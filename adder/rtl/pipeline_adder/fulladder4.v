==> flow/design.v <==
module fulladder1(output sum,
				  output cout,
				  input a,
				  input b,
				  input cin
				 );
assign sum=a^b^cin;
assign cout=a&b | a&cin | b&cin;
endmodule
module fulladder4(sum,cout,a,b,cin,clk);
output[3:0] sum;
output		cout;
input[3:0]	a;
input[3:0]	b;
input		cin;
input		clk;
reg[3:0] sum;
reg		 cout;
reg a0_reg,b0_reg,cin_reg;
reg a1_reg0,a1_reg1,b1_reg0,b1_reg1;
reg a2_reg0,a2_reg1,a2_reg2,b2_reg0,b2_reg1,b2_reg2;
reg a3_reg0,a3_reg1,a3_reg2,a3_reg3,b3_reg0,b3_reg1,b3_reg2,b3_reg3;
reg cout_reg0,cout_reg1,cout_reg2;
reg sum0_reg0,sum0_reg1,sum0_reg2;
reg sum1_reg0,sum1_reg1;
reg sum2_reg0;
wire sum0_wire,sum1_wire,sum2_wire,sum3_wire;
wire cout_wire0,cout_wire1,cout_wire2,cout_wire3;
always@(posedge clk)
	begin
		a0_reg<=a[0];
		b0_reg<=b[0];
		a1_reg0<=a[1];
		b1_reg0<=b[1];
		a2_reg0<=a[2];
		b2_reg0<=b[2];
		a3_reg0<=a[3];
		b3_reg0<=b[3];
		cin_reg<=cin;
	end
fulladder1 u0(sum0_wire,cout_wire0,a0_reg,b0_reg,cin_reg);
always@(posedge clk)
	begin
		a1_reg1<=a1_reg0;
		b1_reg1<=b1_reg0;
		a2_reg1<=a2_reg0;
		b2_reg1<=b2_reg0;
		a3_reg1<=a3_reg0;
		b3_reg1<=b3_reg0;
		cout_reg0<=cout_wire0;
		sum0_reg0<=sum0_wire;
	end
fulladder1 u1(sum1_wire,cout_wire1,a1_reg1,b1_reg1,cout_reg0);
always@(posedge clk)
	begin
		a2_reg2<=a2_reg1;
		b2_reg2<=b2_reg1;
		a3_reg2<=a3_reg1;
		b3_reg2<=b3_reg1;
		cout_reg1<=cout_wire1;
		sum1_reg0<=sum1_wire;
		sum0_reg1<=sum0_reg0;
	end
fulladder1 u2(sum2_wire,cout_wire2,a2_reg2,b2_reg2,cout_reg1);
always@(posedge clk)
	begin
		a3_reg3<=a3_reg2;
		b3_reg3<=b3_reg2;
		cout_reg2<=cout_wire2;
		sum2_reg0<=sum2_wire;
		sum1_reg1<=sum1_reg0;
		sum0_reg2<=sum0_reg1;
	end
fulladder1 u3(sum3_wire,cout_wire3,a3_reg3,b3_reg3,cout_reg2);
always@(posedge clk)
	begin
		cout<=cout_wire3;
		sum[3]<=sum3_wire;
		sum[2]<=sum2_reg0;
		sum[1]<=sum1_reg1;
		sum[0]<=sum0_reg2;
	end
endmodule
======== Reports on fulladder4 ========
Tool output for the design above, in the order of the flow.
Line numbers count from 1 in the design file above.
Operators carry their Yosys type and port widths (W data, S select, Z words).
Cell names lack the library's common part.
Not given: --
set-up
  top module .............................. fulladder4
  clock port .............................. clk
  standard-cell library ................... sky130hd
  corner .................................. tt_025C_1v80

======== Word level ========
Yosys after proc, flatten, opt, wreduce and memory -nomap, before mapping. Enables and synchronous resets that opt folds into registers are not counted as muxes. Memory bits, and registers merged into a memory's read port (data or address), are not among the register bits. Print and check cells are not counted. Equal cells are merged and count once.
bit counts
  register bits ........................... 35
  elaborated cells ........................ 60
operators by class
  bitwise operators ....................... 28
operators by type and width
  operator       count
  $and A1 B1 Y1  12
  $or A1 B1 Y1   8
  $xor A1 B1 Y1  8

======== Depth ========
Longest topological path by Yosys (ltp), each cell counted once; first at word level (registers and memories cut), then after technology mapping (sequential cells cut; the memories' decode and read muxes count).
depth
  word-level depth ........................ 3
  ABC_AREA ................................ 0
  gate-level depth with buffers ........... 1
  mapped depth without buffers ............ 1

======== After synthesis ========
The flow's flattened synthesis, as Yosys stat reports it; memories are mapped. The netlist is that of the ABC_AREA named above (0 if unset); the other value can give another one.
cells by type
  cell type  count  area in all (um2)
  dfxtp_1    35     700.672
  fa_1       4      80.077
mapped netlist
  standard cells after synthesis .......... 39
  chip area (Yosys) ....................... 780.7 um2
  sequential part of the area ............. 700.7 um2
  flip-flops .............................. 35
By module: a second synthesis without flattening, with its own total; a netlist apart from the flattened one above.
second synthesis, totals
  cells (unflattened synthesis) ........... 39
  area total of the unflattened synthesis .. 780.7 um2
Rows give one instance, submodules left out.
by module
  module      instances  cells  area (um2)  sequential area (um2)
  fulladder4  1          35     700.7       700.7
  fulladder1  4          1      20.0        0.0

======== Timing after synthesis ========
Source: OpenSTA report_checks on the synthesized netlist (no wires, ideal clock, input and output delay 20% of the period each), path of least setup slack; recovery checks are left aside. Register names are those of the netlist, which keeps one name where synthesis merged equal registers.
timing path post-synthesis
  kind .................................... register -> register
  start point ............................. register a0_reg
  end point ............................... register sum0_reg0
  clock period ............................ 0.95 ns
  library setup time ...................... 0.131 ns
  time at the first pin ................... 0.000 ns
  data arrival time ....................... 0.740 ns
  required time ........................... 0.819 ns
  slack ................................... 0.079 ns
  delay of the path ....................... 0.871 ns
  driving pins on the path ................ 2
  buffers on the path ..................... 0
  synthesis period reached ................ 0.871 ns
"delay of the path" is the arrival time less input delay plus setup time.
"driving pins on the path" counts driving pins, that of a launching flip-flop among them; a cell with two outputs on the path counts twice.
"synthesis period reached" = period - worst setup slack (recovery checks aside). The figure is calculated, with input and output delays left at 20% of the set period.
The rows between start and end are the longest chain of elaborated cells between them; the timing report does not say that the signal goes this way. Where chains are equally long, one stands for them.
A line is the first line of the expression or statement that the cell stems from. Yosys adds cells for indexed reads and writes and turns some case tables into memories.
on the way, post-synthesis
  path through ............................ dfxtp_1 > fa_1
  length of the longest elaborated chain .. 2
  elaborated cells between the ends (all ways) .. 2
  source lines of those cells ............. 1
  those cells by class .................... logic (2)
RTL lines, path post-synthesis
  item                line  text
  start: declaration  19    reg a0_reg,b0_reg,cin_reg;
  start: assignment   31    a0_reg<=a[0];
  $xor A1 B1 Y1 x2    7     assign sum=a^b^cin;
  end: assignment     51    sum0_reg0<=sum0_wire;
  end: declaration    24    reg sum0_reg0,sum0_reg1,sum0_reg2;

======== Worst path after layout ========
From the final timing report of flow run A: the path of least setup slack in the routed layout; clock arrival at registers is part of the times.
timing path post-layout
  kind .................................... register -> output
  start point ............................. register cout
  end point ............................... output port cout
  clock period ............................ 1.35 ns
  time at the first pin ................... 0.27 ns
  data arrival time ....................... 0.71 ns
  required time ........................... 1.08 ns
  slack ................................... 0.37 ns
  driving pins on the path ................ 2
  buffers on the path ..................... 1
on the way, post-layout
  path through ............................ dfxtp_1 > buf_2
  length of the longest elaborated chain .. 0
  elaborated cells between the ends (all ways) .. 0
  source lines of those cells ............. 0
RTL lines, path post-layout
  item                line  text
  start: declaration  12    output cout;
  start: assignment   77    cout<=cout_wire3;
  end: declaration    12

Subject: flow runs of fulladder4

Hi,

Measured results for fulladder4: 2 stored runs of the Yosys and OpenROAD flow on sky130hd. The settings differ; the order carries no meaning. The constraints put input and output delay at 20% of the set period each and load the outputs with 0.01 pF.
"achieved clock period (ns)" means the clock period less the worst setup slack. The figure is calculated, with input and output delays left at 20% of the set period.
"worst setup path time (ns)" means the part of the period allowed to the worst setup path (the constraints hold back 20% at inputs and 20% at outputs) less its slack; where the path has registers, the arrival times of their clocks count too.
By "finish__power__total" is meant OpenSTA's value without simulated activity: inputs other than the clock are taken to toggle once in ten clock periods, and the tool carries that through the logic.

Flow files of flow run A
==> flow/run.sh <==
#!/bin/bash
# the make line also repeats the synthesis and layout settings of config.mk as NAME=value (left out here)
make -C /OpenROAD-flow-scripts/flow DESIGN_CONFIG=/design/flow/config.mk WORK_HOME=/design/flow/orfs CLKGATE_MAP_FILE= finish
==> flow/config.mk <==
export PLATFORM = sky130hd
export DESIGN_NAME = fulladder4
export DESIGN_NICKNAME = fulladder4
export VERILOG_FILES = /design/flow/design.v
export SDC_FILE = /design/flow/constraint.sdc
export NUM_CORES = 4
export LEC_CHECK = 0
export CAP_MARGIN = 20
export CORE_ASPECT_RATIO = 0.57
export CORE_MARGIN = 7
export CORE_UTILIZATION = 19
export GPL_TIMING_DRIVEN = 1
export HOLD_SLACK_MARGIN = 0.25
export PLACE_DENSITY_LB_ADDON = 0.04
export SETUP_SLACK_MARGIN = 0.32
export SLEW_MARGIN = 20
==> flow/constraint.sdc <==
create_clock -name core_clock -period 1.35 [get_ports {clk}]
set_input_delay 0.2700 -clock core_clock [delete_from_list [all_inputs] [get_ports {clk}]]
set_output_delay 0.2700 -clock core_clock [all_outputs]
set_load 0.01 [all_outputs]

report of flow run A
yosys chip area after synthesis (um^2): 780.7
finish__design__die__area: 6171.2
finish__design__instance__utilization: 0.2742
finish__timing__setup__ws: 0.371
finish__timing__setup__tns: 0.000
finish__power__total: 2.032e-03
achieved clock period (ns): 0.979
worst setup path time (ns): 0.71
worst setup path kind: register -> output

Flow files of flow run B
==> flow/run.sh <==
#!/bin/bash
# the make line also repeats the synthesis and layout settings of config.mk as NAME=value (left out here)
make -C /OpenROAD-flow-scripts/flow DESIGN_CONFIG=/design/flow/config.mk WORK_HOME=/design/flow/orfs CLKGATE_MAP_FILE= finish
==> flow/config.mk <==
export PLATFORM = sky130hd
export DESIGN_NAME = fulladder4
export DESIGN_NICKNAME = fulladder4
export VERILOG_FILES = /design/flow/design.v
export SDC_FILE = /design/flow/constraint.sdc
export NUM_CORES = 4
export LEC_CHECK = 0
export ABC_AREA = 0
export CAP_MARGIN = 10
export CELL_PAD_IN_SITES_GLOBAL_PLACEMENT = 0
export CORE_ASPECT_RATIO = 1.67
export CORE_MARGIN = 2
export CORE_UTILIZATION = 30
export GPL_ROUTABILITY_DRIVEN = 0
export MAX_ROUTING_LAYER = met5
export PLACE_DENSITY_LB_ADDON = 0.1
export SLEW_MARGIN = 35
export TNS_END_PERCENT = 35
==> flow/constraint.sdc <==
create_clock -name core_clock -period 0.94 [get_ports {clk}]
set_input_delay 0.1880 -clock core_clock [delete_from_list [all_inputs] [get_ports {clk}]]
set_output_delay 0.1880 -clock core_clock [all_outputs]
set_load 0.01 [all_outputs]

report of flow run B
yosys chip area after synthesis (um^2): 780.7
finish__design__die__area: 3040.0
finish__design__instance__utilization: 0.4133
finish__timing__setup__ws: 0.043
finish__timing__setup__tns: 0.000
finish__power__total: 2.740e-03
achieved clock period (ns): 0.897
worst setup path time (ns): 0.90
worst setup path kind: register -> register

Regards
