==> flow/design.v <==
module fifo(full,empty,halt,dout,din,rd,wr,rst,clr,clk);
output		full;
output		empty;
output		halt;
output[7:0]	dout;
input[7:0]	din;
input		rd;
input		wr;
input		rst;
input		clr;
input		clk;
reg[7:0]	mem[15:0];
reg[3:0]	cnt;
reg[3:0]	read_ptr,write_ptr;
reg[7:0]	dout;
always@(posedge clk or posedge rst)
begin
	if(rst)
	begin
		cnt<=4'b0;
		read_ptr<=4'b0;
		write_ptr<=4'b0;
	end
	else if(clr)
	begin
		cnt<=4'b0;
		read_ptr<=4'b0;
		write_ptr<=4'b0;
	end
	else 
		case({rd,wr})
			2'b10:
				begin	
					if(!empty)
					begin
						dout<=mem[read_ptr];
						read_ptr<=(read_ptr==4'b1111)?4'b0:(read_ptr+1'b1);
						cnt<=cnt-1'b1;
					end
				end
			2'b01:
				begin
					if(!full)
					begin
						mem[write_ptr]<=din;	
						write_ptr<=(write_ptr==4'b1111)?4'b0:(write_ptr+1'b1);
						cnt<=cnt+1'b1;
					end
				end
			2'b11:
				begin 
					mem[write_ptr]<=din;
					write_ptr<=(write_ptr==4'b1111)?4'b0:(write_ptr+1'b1);
					read_ptr<=(read_ptr==4'b1111)?4'b0:(read_ptr+1'b1);
					dout<=mem[read_ptr];
				end
		endcase
end
assign full=(cnt==4'b1111);
assign empty=(cnt==4'b0);
assign halt=(cnt==4'b111);
endmodule
# == Reports on fifo ==
# The steps from the RTL of fifo to its reports follow in flow order.
# Lines are those of the file above, counted from 1.
# Operators carry their Yosys type and port widths (W data, S select, Z words).
# Cell names lack the library's common part.
# A cell with n/a has no value.
# setup
top,fifo
clock_port,clk
lib,sky130hd
corner,tt_025C_1v80

# == Word level ==
# Counts by Yosys on the flattened word-level netlist (proc, flatten, opt, wreduce). Print and check cells are left out. Cells with the same type and inputs are merged into one.
# bits
register_bits,148
inputBits,13
output_inout_bits,11
elab_cells,141
# classes
addsub,4
n_eq,39
n_mux,63
logic,2
n_reduce_logical,13
# ops
cell,n
$pmux W8 S2,17
$mux W8,33
$pmux W8 S16,1
$eq A4 B4 Y1 const B,17
$eq A4 B3 Y1 const B,9
$mux W4,9
$pmux W4 S2,3
$eq A4 B2 Y1 const B,4
$add A4 B1 Y4 const B,3
$logic_not A4 Y1,3
$reduce_bool A3 Y1,3
$eq A4 B1 Y1 const B,2
$reduce_and A4 Y1,2
$ne A3 B3 Y1 const B,2
$eq A2 B2 Y1 const B,2
$ne A2 B2 Y1 const B,2
$reduce_and A2 Y1,2
$reduce_bool A2 Y1,2
$sub A4 B1 Y4 const B,1
$reduce_and A3 Y1,1
$not A1 Y1,2
$eq A2 B1 Y1 const B,1

# == Longest topological paths ==
# Yosys ltp: most cells in a row. Word level: on the elaborated netlist, between registers, memories and ports. Mapped: between sequential cells and ports; inverters and the memories' decode and read muxes count.
# logic_depth
ltp_word,5
abc_area,0
depth_mapped,8
depth_no_buf,7

# == After synthesis ==
# Source: synth_stat.txt of the flow (Yosys; design flattened, memories mapped). It holds for the ABC_AREA given above (unset counts as 0); a run with the other value may have another netlist.
# Totals and module areas in this step are rounded.
# synth_totals
mapped_cells,405
synth_area_um2,6077
seqArea_um2,4384
ff_cells,148
n_buf,25
# by_type
cell_type,n,area_total_um2
edfxtp_1,136,4.08E+03
dfrtp_1,12,300.288
a21oi_1,33,165.158
a22oi_1,17,127.622
ha_1,10,125.12
mux2_2,11,123.869
nor2_1,33,123.869
a22o_1,13,113.859
a222oi_1,7,70.067
nand2_1,18,67.565
a221oi_1,7,61.309
o21ai_0,12,60.058
nor2b_1,9,56.304
clkbuf_1,12,45.043
o211ai_1,6,45.043
buf_2,6,30.029
inv_1,8,30.029
xnor2_1,3,26.275
# Other cell types: 30; their cells: 52.

# == Timing after synthesis ==
# Source: OpenSTA report_checks on the synthesized netlist (no wires, ideal clock, input and output delay 20% of the period each), path of least setup slack; recovery checks are left aside. Register names are those of the netlist, which keeps one name where synthesis merged equal registers.
# synth_path
path_type,input-to-reg
start,in rd
end,reg mem[0][0]
clock_period_ns,4.99
input_delay_ns,0.998
setup_time_ns,0.383
t_first_pin_ns,0.998
t_arrival_ns,2.210
required_ns,4.607
path_slack_ns,2.397
delay_ns,1.595
stages,4
path_buffers,0
period_less_setup_slack_ns,2.593
# "delay_ns" = arrival - input delay + setup time.
# "stages" counts driving pins, that of a launching flip-flop among them; a cell with two outputs on the path counts twice.
# "period_less_setup_slack_ns" = period - worst setup slack (recovery checks aside). The figure is calculated, with input and output delays left at 20% of the set period.
# The rows between start and end are the longest chain of elaborated cells between them; the timing report does not say that the signal goes this way. Where chains are equally long, one stands for them.
# A line is the first line of the expression or statement that the cell stems from. Yosys adds cells for indexed reads and writes and turns some case tables into memories.
# The path ends at the enable pin of a flip-flop; only ways to that pin are counted.
# synth_between
cell_sequence,o31a_1 > nor3b_2 > nand2_1 > nor3_1
elab_chain_cells,3
cone_cells,5
cone_lines,1
classes_between,eq/ne: 3; reduce/logical: 2
# synth_lines
item,line,rtl
"start, declared",7,input rd;
$eq A2 B1 Y1,31,"case({rd,wr})"
$reduce_bool A2 Y1,n/a,
$reduce_and A4 Y1,n/a,
"end, assigned",45,mem[write_ptr]<=din;
"end, assigned",52,mem[write_ptr]<=din;
"end, declared",12,reg[7:0] mem[15:0];

# == Path in the finished layout ==
# Path of least setup slack in the final report of run A (OpenROAD, finished layout, wires in). Where an end is a register, its clock arrival counts in the times.
# layout_path
path_type,input-to-reg
start,in wr
end,reg mem[12][7]
clock_period_ns,3.87
input_delay_ns,0.77
setup_time_ns,0.37
t_first_pin_ns,0.77
t_arrival_ns,2.83
required_ns,3.91
path_slack_ns,1.07
stages,5
path_buffers,1
# The rows between start and end are the longest chain of elaborated cells between them; the timing report does not say that the signal goes this way. Where chains are equally long, one stands for them.
# The path ends at the enable pin of a flip-flop; only ways to that pin are counted.
# layout_between
cell_sequence,clkdlybuf4s50_1 > o31a_1 > nor3b_2 > nand2_1 > nor2_1
elab_chain_cells,3
cone_cells,5
cone_lines,1
classes_between,eq/ne: 3; reduce/logical: 2
# layout_lines
item,line,rtl
"start, declared",8,input wr;
$eq A2 B1 Y1,31,"case({rd,wr})"
$reduce_bool A2 Y1,n/a,
$reduce_and A4 Y1,n/a,
"end, assigned",45,mem[write_ptr]<=din;
"end, assigned",52,mem[write_ptr]<=din;
"end, declared",12,reg[7:0] mem[15:0];

# Measured data: module fifo, platform sky130hd, 2 stored runs of the flow under differing settings, order arbitrary. Input and output delays are each 20% of the period that was set; the output load is 0.01 pF.
# "period_less_ws_ns" = clock period - worst setup slack. The figure is calculated, with input and output delays left at 20% of the set period.
# The measured numbers are rounded.
# Among the settings, -- means not set for that run.
stored run,period_ns,CORE_UTILIZATION,SETUP_SLACK_MARGIN,PLACE_DENSITY_LB_ADDON,CORE_ASPECT_RATIO,CELL_PAD_IN_SITES_DETAIL_PLACEMENT,GPL_TIMING_DRIVEN,CTS_CLUSTER_SIZE,CAP_MARGIN,CORE_MARGIN,SLEW_MARGIN,PLACE_DENSITY,CELL_PAD_IN_SITES_GLOBAL_PLACEMENT,design_die_area_um2,worst_setup_slack_ns,period_less_ws_ns,final_setup_tns_ns,stdcell_area_um2,synthArea_um2
run A,3.87,30,0.29,0.15,0.8,1,0,26,30,2,20,--,--,21420,1.072,2.798,0.000,7276,6077
run B,2.46,19,0.33,--,--,2,--,--,20,2,20,0.53,3,33430,0.385,2.075,0.000,7974,6077
